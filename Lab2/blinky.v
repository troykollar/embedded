==> flow/design.v <==
module counter (clk, reset, outleds);
input          clk;
input          reset;
output [7:0]   outleds;
reg [22:0]      delay_counter;                              
wire            twenty_ms_enable = (delay_counter == 0);    
reg  [7:0]      outleds;
reg  [2:0]      state;  
always @(posedge clk)
  if (!reset)                   delay_counter <= 0 ;
  else                          delay_counter <= delay_counter + 1;
always @(posedge clk)
  if (!reset)                   state <= 0;
  else if(twenty_ms_enable)     state <= state + 1;            
  else                                 state <= state;
always @(state)
    case(state)
        0:                      outleds <= 8'b1000_0000;
        1:                      outleds <= 8'b0100_0000;
        2:                      outleds <= 8'b0010_0000;
        3:                      outleds <= 8'b0001_0000;
        4:                      outleds <= 8'b0000_1000;
        5:                      outleds <= 8'b0000_0100;
        6:                      outleds <= 8'b0000_0010;
        7:                      outleds <= 8'b0000_0001;
     endcase
endmodule
From RTL to reports: counter
The steps from the RTL of counter to its reports follow in flow order.
Line numbers count from 1 in the design file above.
Not given: -
Design
  top module: counter
  clock port: clk
  library: sky130hd
  timing corner: tt_025C_1v80

After elaboration
Counts by Yosys on the flattened word-level netlist (proc, flatten, opt, wreduce; memories kept). Print and check cells are left out. Cells with the same type and inputs are merged into one.
Yosys's memory passes give these memory sizes; they may raise the number of words (mostly to a power of two), join words into wider ones and drop unused or constant bits.
Cells by class
  add/sub/neg operators: 2
  muxes and demuxes: 2
  reduce/logical cells: 1
Operators with widths (number)
  adder 23 x 1 -> 23 bit (second input constant): 1
  zero test 23 bit: 1
  two-way mux 3 bit: 2
  adder 3 x 1 -> 3 bit (second input constant): 1
Storage and ports
  register bits after elaboration: 26
  memory bits (read-only): 64
  word width x clocked read ports: 8
  memories kept: 1
  input bits: 2
  output and inout port bits: 8
  elaborated cells: 8
Memories
  (no name shown): words 8, bits a word 8, read ports 1, write ports 0, line 17  | case(state)

Logic depth
Longest topological path by Yosys (ltp), each cell counted once; first at word level (registers and memories cut), then after technology mapping (sequential cells cut; the memories' decode and read muxes count).
Logic depth
  word-level depth: 3
  ABC_AREA: 1
  depth in mapped cells: 10
  mapped depth without buffers: 10

Netlist
Yosys stat after the flow's synthesis: flattened, memories mapped to cells. It holds for the ABC_AREA given above (unset counts as 0); a run with the other value may have another netlist.
Mapped netlist
  cells in the netlist: 242
  synthesis area: 1664.1 um^2
  area of sequential cells: 680.7 um^2
  flip-flop cells: 34
  buffers: 2
Cells by type
  sky130_fd_sc_hd__dfxtp_1: number 34, total area 680.653 um^2
  sky130_fd_sc_hd__nand2_1: number 54, total area 202.694 um^2
  sky130_fd_sc_hd__nor2_1: number 48, total area 180.173 um^2
  sky130_fd_sc_hd__inv_1: number 33, total area 123.869 um^2
  sky130_fd_sc_hd__a21oi_1: number 13, total area 65.062 um^2
  sky130_fd_sc_hd__nand4_1: number 9, total area 56.304 um^2
  sky130_fd_sc_hd__nand3_1: number 11, total area 55.053 um^2
  sky130_fd_sc_hd__ha_1: number 3, total area 37.536 um^2
  sky130_fd_sc_hd__o21ai_0: number 7, total area 35.034 um^2
  sky130_fd_sc_hd__nand3_2: number 3, total area 30.029 um^2
  sky130_fd_sc_hd__xnor2_1: number 3, total area 26.275 um^2
  sky130_fd_sc_hd__nor2_2: number 4, total area 25.024 um^2
  sky130_fd_sc_hd__nor3_1: number 5, total area 25.024 um^2
  sky130_fd_sc_hd__nor2_4: number 2, total area 22.522 um^2
  sky130_fd_sc_hd__xor2_1: number 2, total area 17.517 um^2
  sky130_fd_sc_hd__nor3_4: number 1, total area 16.266 um^2
  sky130_fd_sc_hd__nand3b_1: number 2, total area 15.014 um^2
  sky130_fd_sc_hd__nand2_2: number 2, total area 12.512 um^2
Other cell types: 5; their cells: 6.

Path before layout
Path of least setup slack by OpenSTA after synthesis, without wires, with an ideal clock, recovery checks aside; 20% of the period is set as input and as output delay. Where synthesis merged equal registers, the netlist keeps one of their names.
Timing path after synthesis
  path type: register to register
  start: register delay_counter[0]
  end: register delay_counter[18]
  period: 2.42 ns
  library setup time: 0.113 ns
  launch time at the first pin: 0.000 ns
  arrival: 1.321 ns
  required time: 2.307 ns
  setup slack: 0.986 ns
  delay of the path: 1.434 ns
  driving pins on the path: 11
  path buffers: 0
  synthesis period reached: 1.434 ns
"delay of the path" is the arrival time less input delay plus setup time.
"driving pins on the path": output pins that drive a net of the path, with the launching flip-flop's if there is one; two outputs of one cell count as two.
"synthesis period reached" is the clock period less the worst setup slack; recovery checks do not enter. This is arithmetic on one report: input and output delays are still those of the set period (20% each).
Between the ends stands the longest chain of elaborated cells between them, by number of cells; it is not shown to be the way that was timed. Of several equally long chains one is given.
A line is the first line of the expression or statement that the cell stems from. Yosys adds cells for indexed reads and writes and turns some case tables into memories.
On the way, after synthesis
  cells stage by stage: sky130_fd_sc_hd__dfxtp_1 -> sky130_fd_sc_hd__ha_1 -> sky130_fd_sc_hd__nand3_1 -> sky130_fd_sc_hd__nor2_2 -> sky130_fd_sc_hd__nand2_2 -> sky130_fd_sc_hd__nor2_4 -> sky130_fd_sc_hd__nand2_1 -> sky130_fd_sc_hd__nor2_1 -> sky130_fd_sc_hd__nand2_1 -> sky130_fd_sc_hd__nand2_1 -> sky130_fd_sc_hd__nor2_1
  length of the longest elaborated chain: 1
  elaborated cells on any way between the ends: 1
  source lines of those cells: 1
  classes of those cells: add/sub (1)
RTL lines, path after synthesis
  from (decl): line 5  | reg [22:0]      delay_counter;
  from (assign): line 10  | if (!reset)                   delay_counter <= 0 ;
  from (assign): line 11  | else                          delay_counter <= delay_counter + 1;
  adder 23 x 1 -> 23 bit: line 11
  to (assign): line 10
  to (assign): line 11
  to (decl): line 5

Worst path after layout
Path of least setup slack in the final report of job 1 (OpenROAD, finished layout, wires in). Where an end is a register, its clock arrival counts in the times.
Timing path after layout
  path type: register to register
  start: register delay_counter[0]
  end: register delay_counter[18]
  period: 2.96 ns
  library setup time: 0.10 ns
  launch time at the first pin: 0.28 ns
  arrival: 1.93 ns
  required time: 3.14 ns
  setup slack: 1.21 ns
  driving pins on the path: 11
  path buffers: 0
Between the ends stands the longest chain of elaborated cells between them, by number of cells; it is not shown to be the way that was timed. Of several equally long chains one is given.
On the way, after layout
  cells stage by stage: sky130_fd_sc_hd__dfxtp_1 -> sky130_fd_sc_hd__ha_1 -> sky130_fd_sc_hd__nand3_1 -> sky130_fd_sc_hd__nor2_2 -> sky130_fd_sc_hd__nand2_2 -> sky130_fd_sc_hd__nor2_4 -> sky130_fd_sc_hd__nand2_1 -> sky130_fd_sc_hd__nor2_1 -> sky130_fd_sc_hd__nand2_1 -> sky130_fd_sc_hd__nand2_1 -> sky130_fd_sc_hd__nor2_1
  length of the longest elaborated chain: 1
  elaborated cells on any way between the ends: 1
  source lines of those cells: 1
  classes of those cells: add/sub (1)
RTL lines, path after layout
  from (decl): line 5  | reg [22:0]      delay_counter;
  from (assign): line 10  | if (!reset)                   delay_counter <= 0 ;
  from (assign): line 11  | else                          delay_counter <= delay_counter + 1;
  adder 23 x 1 -> 23 bit: line 11
  to (assign): line 10
  to (assign): line 11
  to (decl): line 5

Wiki page: counter / flow data

2 stored runs of counter in the flow (synthesis by Yosys, layout by OpenROAD, sky130hd cells), in arbitrary order. Constraints: input delay and output delay 20% of the set period each, output load 0.01 pF.
"worst setup path time (ns)" is the time allowed to the run's worst setup path (the clock period less input and output delay, where it has them) less its slack. Clock arrival times count: a late capture clock shortens it, a late launch clock lengthens it.
By "finish__power__total" is meant OpenSTA's value without simulated activity: inputs other than the clock are taken to toggle once in ten clock periods, and the tool carries that through the logic.

settings of job 1
{
  "period_ns": 2.96,
  "CORE_UTILIZATION": 21,
  "HOLD_SLACK_MARGIN": 0.29,
  "CORE_MARGIN": 9,
  "CELL_PAD_IN_SITES_GLOBAL_PLACEMENT": 1,
  "ABC_AREA": 1,
  "GPL_ROUTABILITY_DRIVEN": 0,
  "CTS_CLUSTER_SIZE": 19,
  "CTS_CLUSTER_DIAMETER": 148,
  "CAP_MARGIN": 10,
  "SLEW_MARGIN": 20
}
report of job 1
yosys chip area after synthesis (um^2): 1664.1
finish__design__die__area: 11453.3
finish__design__instance__area__stdcell: 1976.9
finish__timing__setup__ws: 1.205
finish__timing__setup__tns: 0.000
finish__power__total: 9.713e-04
worst setup path time (ns): 1.75
worst setup path kind: register to register

settings of job 2
{
  "period_ns": 3.69,
  "CORE_UTILIZATION": 62,
  "PLACE_DENSITY_LB_ADDON": 0.25,
  "HOLD_SLACK_MARGIN": 0.25,
  "CORE_ASPECT_RATIO": 0.88,
  "CORE_MARGIN": 10,
  "ABC_AREA": 1,
  "GPL_TIMING_DRIVEN": 1,
  "GPL_ROUTABILITY_DRIVEN": 1,
  "CAP_MARGIN": 20,
  "SLEW_MARGIN": 15,
  "MIN_ROUTING_LAYER": "met1"
}
report of job 2
yosys chip area after synthesis (um^2): 1664.1
finish__design__die__area: 5160.4
finish__design__instance__area__stdcell: 1866.8
finish__timing__setup__ws: 1.746
finish__timing__setup__tns: 0.000
finish__power__total: 7.679e-04
worst setup path time (ns): 1.21
worst setup path kind: register to output
