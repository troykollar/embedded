==> flow/design.v <==
module reflex(input clk, input ready_click, input fire_click, input reset, output reg [2:0] anodes, output reg [7:0] cathodes, output reg [7:0] outleds);
reg [28:0] 	delay_status;
reg [63:0]	reflex_time;
reg [28:0]	time_delay = 0;
reg [26:0]	time_delay_multiplier = 29'd10;	 
reg [2:0]	state = 0;
reg [11:0]	time_display = 0;
reg [2:0] rand_delay_num = 0;
always @(posedge clk)
	case(rand_delay_num)
		3'd0: rand_delay_num <= 1;
		3'd1: rand_delay_num <= 2;
		3'd2: rand_delay_num <= 3;
		3'd3: rand_delay_num <= 4;
		3'd4: rand_delay_num <= 1;
	endcase
always @(posedge clk)
	case(state)
		0:			 
			begin
				outleds <= 8'b0000_0000;
				delay_status <= 0;
				if (ready_click && fire_click)	state <= state;
				else if (!ready_click && fire_click)	state <= 1;
				else if (!reset)	state <= 0;
				else if (!fire_click)	state <= 5;
				else			state <= state;
			end
		1:			 
			begin
				outleds <= 8'b0001_1000;
				delay_status <= 0;
				time_delay <= rand_delay_num * time_delay_multiplier;
				if (!reset)			state <= 0;
				else if (!fire_click)			state <= 5;
				else					state <= 2;
			end
		2:			 
			begin
				case (time_delay)
					100000000:	outleds <= 8'b0000_0001;
					200000000:	outleds <= 8'b0000_0011;
					300000000:	outleds <= 8'b0000_0111;
					400000000:	outleds <= 8'b0000_1111;
				endcase
				delay_status <= delay_status + 1;
				if (delay_status == time_delay)		state <= 3;
				else if (!reset)			state <= 0;
				else if (!fire_click)			state <= 5;
				else if (!ready_click)			state <= 1;
				else					state <= state;
			end
		3:			 
			begin
				outleds <= 8'b1111_1111;
				delay_status <= 0;
				if (!fire_click)	state <= 4;
				else if(!ready_click)	state <= 1;	
				else if (!reset)	state <= 0;
				else			state <= state;
			end	
		4:			 
			begin
				outleds <= 8'b0000_0000;
				delay_status <= 0;
				if (!ready_click)		state <= 1;
				else if(!reset)		state <= 0;
				else				state <= state;
			end
		5:
			begin
				outleds <= 8'b1010_0101;
				if (!reset)			state <= 0;
				else					state <= state;
			end
	endcase			
reg [16:0] nsTimer = 0;
reg [3:0] msCounted = 0;
reg [3:0] ten_ms = 0;
reg [3:0] hundred_ms = 0;
always @(posedge clk)
	case(state)
	0:
		begin
			nsTimer <= 0;
			msCounted <= 0;
			ten_ms <= 0;
			hundred_ms <= 0;
		end
	1:
		begin
			nsTimer <= 0;
			msCounted <= 0;
			ten_ms <= 0;
			hundred_ms <= 0;
		end
	2:
		begin
			nsTimer <= 0;
			msCounted <= 0;
			ten_ms <= 0;
			hundred_ms <= 0;
		end
	3:
		begin
			if (nsTimer == 1)
				if (msCounted < 4'h9)
					begin
						nsTimer <= 0;
						msCounted <= msCounted + 1;
						ten_ms <= ten_ms;
						hundred_ms <= hundred_ms;
					end
				else
					if (ten_ms < 4'h9)
						begin
							nsTimer <= 0;
							msCounted <= 0;
							ten_ms <= ten_ms + 1;
							hundred_ms <= hundred_ms;
						end
					else
						if (hundred_ms < 4'h9)
							begin
								nsTimer <= 0;
								msCounted <= 0;
								ten_ms <= 0;
								hundred_ms <= hundred_ms + 1;
							end
						else
							begin
								nsTimer <= 0;
								msCounted <= 0;
								ten_ms <= 0;
								hundred_ms <= 0;
							end
			else
				begin
					nsTimer <= nsTimer + 1;
					msCounted <= msCounted;
					ten_ms <= ten_ms;
					hundred_ms <= hundred_ms;
				end
		end
	endcase
reg [39:0]	counter;
always @(posedge clk)             
	if(!reset)	counter <= 0;
	else		counter <= counter + 1;
wire anode_clk = (counter[15:0] == 16'h8000);
always @(posedge clk)
        if(!reset)		     anodes <= 3'b110;	
	     else if(anode_clk)   anodes <= {anodes[0],anodes[2:1]};  
	     else                 anodes <=  anodes;  
reg [3:0] cathod_S;
always @(cathod_S)
	if (state !== 5)
		 case({anodes})
			3'b011:  cathod_S = hundred_ms; 
			3'b101:  cathod_S = ten_ms; 
			3'b110:  cathod_S = msCounted;
			default:  cathod_S = 4'h0; 
		endcase
	else
		case({anodes})
			3'b011:  cathod_S = 4'h0; 
	      3'b101:  cathod_S = 4'h0; 
	      3'b110:  cathod_S = 4'hf; 
	      default:  cathod_S = 4'h0; 
      endcase
always @(cathod_S)
		case(cathod_S)
	       4'h0:  cathodes = {8'b11000000};
			 4'h1:  cathodes = {8'b11111001};
			 4'h2:  cathodes = {8'b10100100};
			 4'h3:  cathodes = {8'b10110000};
			 4'h4:  cathodes = {8'b10011001};
			 4'h5:  cathodes = {8'b10010010};
			 4'h6:  cathodes = {8'b10000010};
			 4'h7:  cathodes = {8'b11111000};
			 4'h8:  cathodes = {8'b10000000};
			 4'h9:  cathodes = {8'b10011000};
			 4'ha:  cathodes = {8'b10001000};
			 4'hb:  cathodes = {8'b10000011};
			 4'hc:  cathodes = {8'b11000110};
			 4'hd:  cathodes = {8'b10100001};
			 4'he:  cathodes = {8'b10000110};
			 4'hf:  cathodes = {8'b10001110};
     endcase
endmodule 
# == From RTL to reports: reflex ==
# Tool output for the design above, in the order of the flow.
# Line numbers count from 1 in the design file above.
# Cell names lack the library's common part.
# Not given: --
# design
top_module,reflex
clock,clk
cell_library,sky130hd
lib_corner,tt_025C_1v80

# == Word level ==
# Counts by Yosys on the flattened word-level netlist (proc, flatten, opt, wreduce; memories kept). Register bits leave out memories and registers merged into their read ports (data or address). Print and check cells are left out. Cells with the same type and inputs are merged into one.
# Memory sizes are those after Yosys's memory passes, which may raise the word count (mostly to a power of two), join words into wider ones and drop unused or constant bits.
# word_totals
reg_bits,143
memories,1
elab_cells,103
out_inout_bits,19
in_bits,4
rom_bits,112
# op_classes
n_cmp,3
reduce_logical,19
n_eq,27
addsub,6
n_mux,35
mul,1
# memory_table
name,words,word_bits,rd,wr,line,source
(name not given),16,7,1,0,172,case(cathod_S)
# ops
op,n
parallel mux 29 bit (select 2 bit),1
equality test 28 bit (second input constant),2
2-to-1 mux 4 bit,11
adder 40 x 1 -> 40 bit (second input constant),1
parallel mux 8 bit (select 5 bit),1
2-to-1 mux 3 bit,13
parallel mux 17 bit (select 2 bit),1
parallel mux 8 bit (select 4 bit),1
adder 29 x 1 -> 29 bit (second input constant),1
equality test 29 bit,1
equality test 28 x 26 -> 1 bit (second input constant),1
equality test 28 x 27 -> 1 bit (second input constant),1
parallel mux 4 bit (select 2 bit),3
multiplier 3 x 3 -> 6 bit (second input constant),1
parallel mux 3 bit (select 6 bit),1
adder 17 x 1 -> 17 bit (second input constant),1
equality test 17 x 1 -> 1 bit (second input constant),1
2-to-1 mux 17 bit,1
equality test 16 bit (second input constant),1
equality test 3 x 2 -> 1 bit (second input constant),5
equality test 3 bit (second input constant),5
adder 4 x 1 -> 4 bit (second input constant),3
less-than comparator 4 bit (second input constant),3
parallel mux 4 bit (select 3 bit),1
parallel mux 3 bit (select 4 bit),1
inequality test 5 bit (second input constant),2
inequality test 2 bit (second input constant),4
AND reduction 4 bit,2
# Other operator kinds: 15; their cells: 21.

# == Logic depth ==
# Depth = most cells in a row (Yosys ltp): at word level without a register or memory, in the mapped netlist without a sequential cell, where the memories' decode and read muxes count.
# depth
ltp_word,6
ABC_AREA,0
depth_mapped,10
depth_no_buf,9

# == Mapped cells and area ==
# The flow's flattened synthesis, as Yosys stat reports it; memories are mapped. The netlist is that of the ABC_AREA named above (0 if unset); the other value can give another one.
# synth_totals
yosys_area_um2,5283.8
buffers,20
ffs,92
stdcells,518
# by_type
cell_type,n,type_area_um2
edfxtp_1,73,2.19E+03
dfxtp_1,19,380.365
xor2_1,33,289.027
xnor2_1,30,262.752
nor2_1,67,251.491
ha_1,19,237.728
and2_1,25,156.4
nand4_1,23,143.888
nand2_1,36,135.13
nand3_1,27,135.13
and3_1,18,112.608
inv_1,20,75.072
o21ai_0,15,75.072
nor4_1,11,68.816
buf_4,9,67.565
a21oi_1,12,60.058
mux2i_1,5,50.048
and4_1,4,35.034
# Other cell types: 40; their cells: 72.

# == Timing after synthesis ==
# Source: OpenSTA report_checks on the synthesized netlist (no wires, ideal clock, input and output delay 20% of the period each), path of least setup slack; recovery checks are left aside. Register names are those of the netlist, which keeps one name where synthesis merged equal registers.
# synth_path
path_type,flip-flop to flip-flop
start,reg state[1]
end,reg delay_status[0]
t_required_ns,3.305
n_path_buf,1
arrival_ns,2.720
path_slack_ns,0.585
stages,3
launch_ns,0.000
delay_ns,3.175
period_ns,3.76
period_less_setup_slack_ns,3.175
# "delay_ns" = arrival - input delay + setup time.
# "stages": output pins that drive a net of the path, with the launching flip-flop's if there is one; two outputs of one cell count as two.
# "period_less_setup_slack_ns" = period - worst setup slack (recovery checks aside). The figure is calculated, with input and output delays left at 20% of the set period.
# The rows between start and end are the longest chain of elaborated cells between them; the timing report does not say that the signal goes this way. Where chains are equally long, one stands for them.
# A line is the first line of the expression or statement that the cell stems from. Yosys adds cells for indexed reads and writes and turns some case tables into memories.
# A register here has more assigning lines than the two given.
# The path ends at the enable pin of a flip-flop; only ways to that pin are counted.
# synth_between
path_cell_list,edfxtp_1 clkbuf_1 o21ai_0
elab_chain_len,3
cells_between,7
# synth_rtl
element,line,source
"start, declared",6,reg [2:0] state = 0;
"start, assigned",23,if (ready_click && fire_click) state <= state;
"start, assigned",27,else state <= state;
equality test 3 x 2 -> 1 bit,18,case(state)
OR reduction 4 bit,--,
nonzero test 2 bit,--,
"end, assigned",22,delay_status <= 0;
"end, assigned",46,delay_status <= delay_status + 1;
"end, declared",2,reg [28:0] delay_status;

# == Timing after layout ==
# From the final timing report of job 1: the path of least setup slack in the routed layout; clock arrival at registers is part of the times.
# layout_path
path_type,flip-flop to output port
start,reg state[2]
end,out cathodes[3]
period_ns,3.91
launch_ns,0.34
arrival_ns,2.99
stages,9
path_slack_ns,0.13
n_path_buf,1
t_required_ns,3.13
out_delay_ns,0.78
# The rows between start and end are the longest chain of elaborated cells between them; the timing report does not say that the signal goes this way. Where chains are equally long, one stands for them.
# A memory read counts as a cell of the chain, while the word-level depth stops at memories.
# A register here has more assigning lines than the two given.
# layout_between
path_cell_list,edfxtp_1 and3b_1 a211o_2 a31o_2 nand2_1 ha_1 a211o_1 a31oi_1 clkdlybuf4s50_1
elab_chain_len,3
cells_between,3
# layout_rtl
element,line,source
"start, declared",6,reg [2:0] state = 0;
"start, assigned",23,if (ready_click && fire_click) state <= state;
"start, assigned",27,else state <= state;
!== test 3 bit,157,if (state !== 5)
2-to-1 mux 4 bit,157,
memory read (16 x 7 bit),172,case(cathod_S)
"end, declared",1,"module reflex(input clk, input ready_click, input fire_click, input reset, output reg [2:0] anodes, output reg ..."

# Flow runs of reflex

2 stored runs of reflex in the flow (synthesis by Yosys, layout by OpenROAD, sky130hd cells), in arbitrary order. Constraints: input delay and output delay 20% of the set period each, output load 0.01 pF.
By "period_less_ws_ns" is meant the clock period of the run minus its worst setup slack. This is arithmetic on one report: input and output delays are still those of the set period (20% each).
"worst_setup_path_time_ns" = time allowed to the worst setup path (clock period - input delay - output delay, where it has them) - its slack; a late launch clock adds to it, a late capture clock takes from it.
"fin_power_w": no workload was simulated; the value follows from the tool's default switching activity.

Job 1, flow files:
==> flow/run.sh <==
#!/bin/bash
# the make line also repeats the synthesis and layout settings of config.mk as NAME=value (left out here)
make -C /OpenROAD-flow-scripts/flow DESIGN_CONFIG=/design/flow/config.mk WORK_HOME=/design/flow/orfs CLKGATE_MAP_FILE= finish
==> flow/config.mk <==
export PLATFORM = sky130hd
export DESIGN_NAME = reflex
export DESIGN_NICKNAME = reflex
export VERILOG_FILES = /design/flow/design.v
export SDC_FILE = /design/flow/constraint.sdc
export NUM_CORES = 4
export LEC_CHECK = 0
export CAP_MARGIN = 35
export CORE_MARGIN = 4
export CORE_UTILIZATION = 15
export CTS_CLUSTER_SIZE = 68
export GPL_TIMING_DRIVEN = 1
export MAX_ROUTING_LAYER = met5
export MIN_ROUTING_LAYER = met1
export PLACE_DENSITY_LB_ADDON = 0.02
export SETUP_SLACK_MARGIN = -0.18
export SLEW_MARGIN = 20
==> flow/constraint.sdc <==
create_clock -name core_clock -period 3.91 [get_ports {clk}]
set_input_delay 0.7820 -clock core_clock [delete_from_list [all_inputs] [get_ports {clk}]]
set_output_delay 0.7820 -clock core_clock [all_outputs]
set_load 0.01 [all_outputs]

==> results of job 1, as CSV <==
result,value
worst_setup_path_time_ns,2.99
worstPathKind,"flip-flop to output port"
worstSetupSlack_ns,0.134
period_less_ws_ns,3.776
ys_area_um2,5283.8
fin_power_w,0.004487
finalCellArea_um2,6336.1
fin_hold_ws_ns,0.497
timing.setup.tns_ns,0.000
total_die_area_um2,38292.6
finalUtil_pct,18.3

Job 2, flow files:
==> flow/run.sh <==
#!/bin/bash
# the make line also repeats the synthesis and layout settings of config.mk as NAME=value (left out here)
make -C /OpenROAD-flow-scripts/flow DESIGN_CONFIG=/design/flow/config.mk WORK_HOME=/design/flow/orfs CLKGATE_MAP_FILE= finish
==> flow/config.mk <==
export PLATFORM = sky130hd
export DESIGN_NAME = reflex
export DESIGN_NICKNAME = reflex
export VERILOG_FILES = /design/flow/design.v
export SDC_FILE = /design/flow/constraint.sdc
export NUM_CORES = 4
export LEC_CHECK = 0
export CAP_MARGIN = 20
export CELL_PAD_IN_SITES_DETAIL_PLACEMENT = 2
export CORE_MARGIN = 2
export CORE_UTILIZATION = 15
export CTS_CLUSTER_SIZE = 41
export GPL_ROUTABILITY_DRIVEN = 1
export MAX_ROUTING_LAYER = met5
export PLACE_DENSITY_LB_ADDON = 0.28
export SLEW_MARGIN = 5
==> flow/constraint.sdc <==
create_clock -name core_clock -period 2.2 [get_ports {clk}]
set_input_delay 0.4400 -clock core_clock [delete_from_list [all_inputs] [get_ports {clk}]]
set_output_delay 0.4400 -clock core_clock [all_outputs]
set_load 0.01 [all_outputs]

==> results of job 2, as CSV <==
result,value
worst_setup_path_time_ns,2.43
worstPathKind,"flip-flop to output port"
worstSetupSlack_ns,-0.667
period_less_ws_ns,2.867
ys_area_um2,5283.8
fin_power_w,0.008854
finalCellArea_um2,6905.4
fin_hold_ws_ns,0.499
timing.setup.tns_ns,-4.283
total_die_area_um2,36743.1
finalUtil_pct,19.9
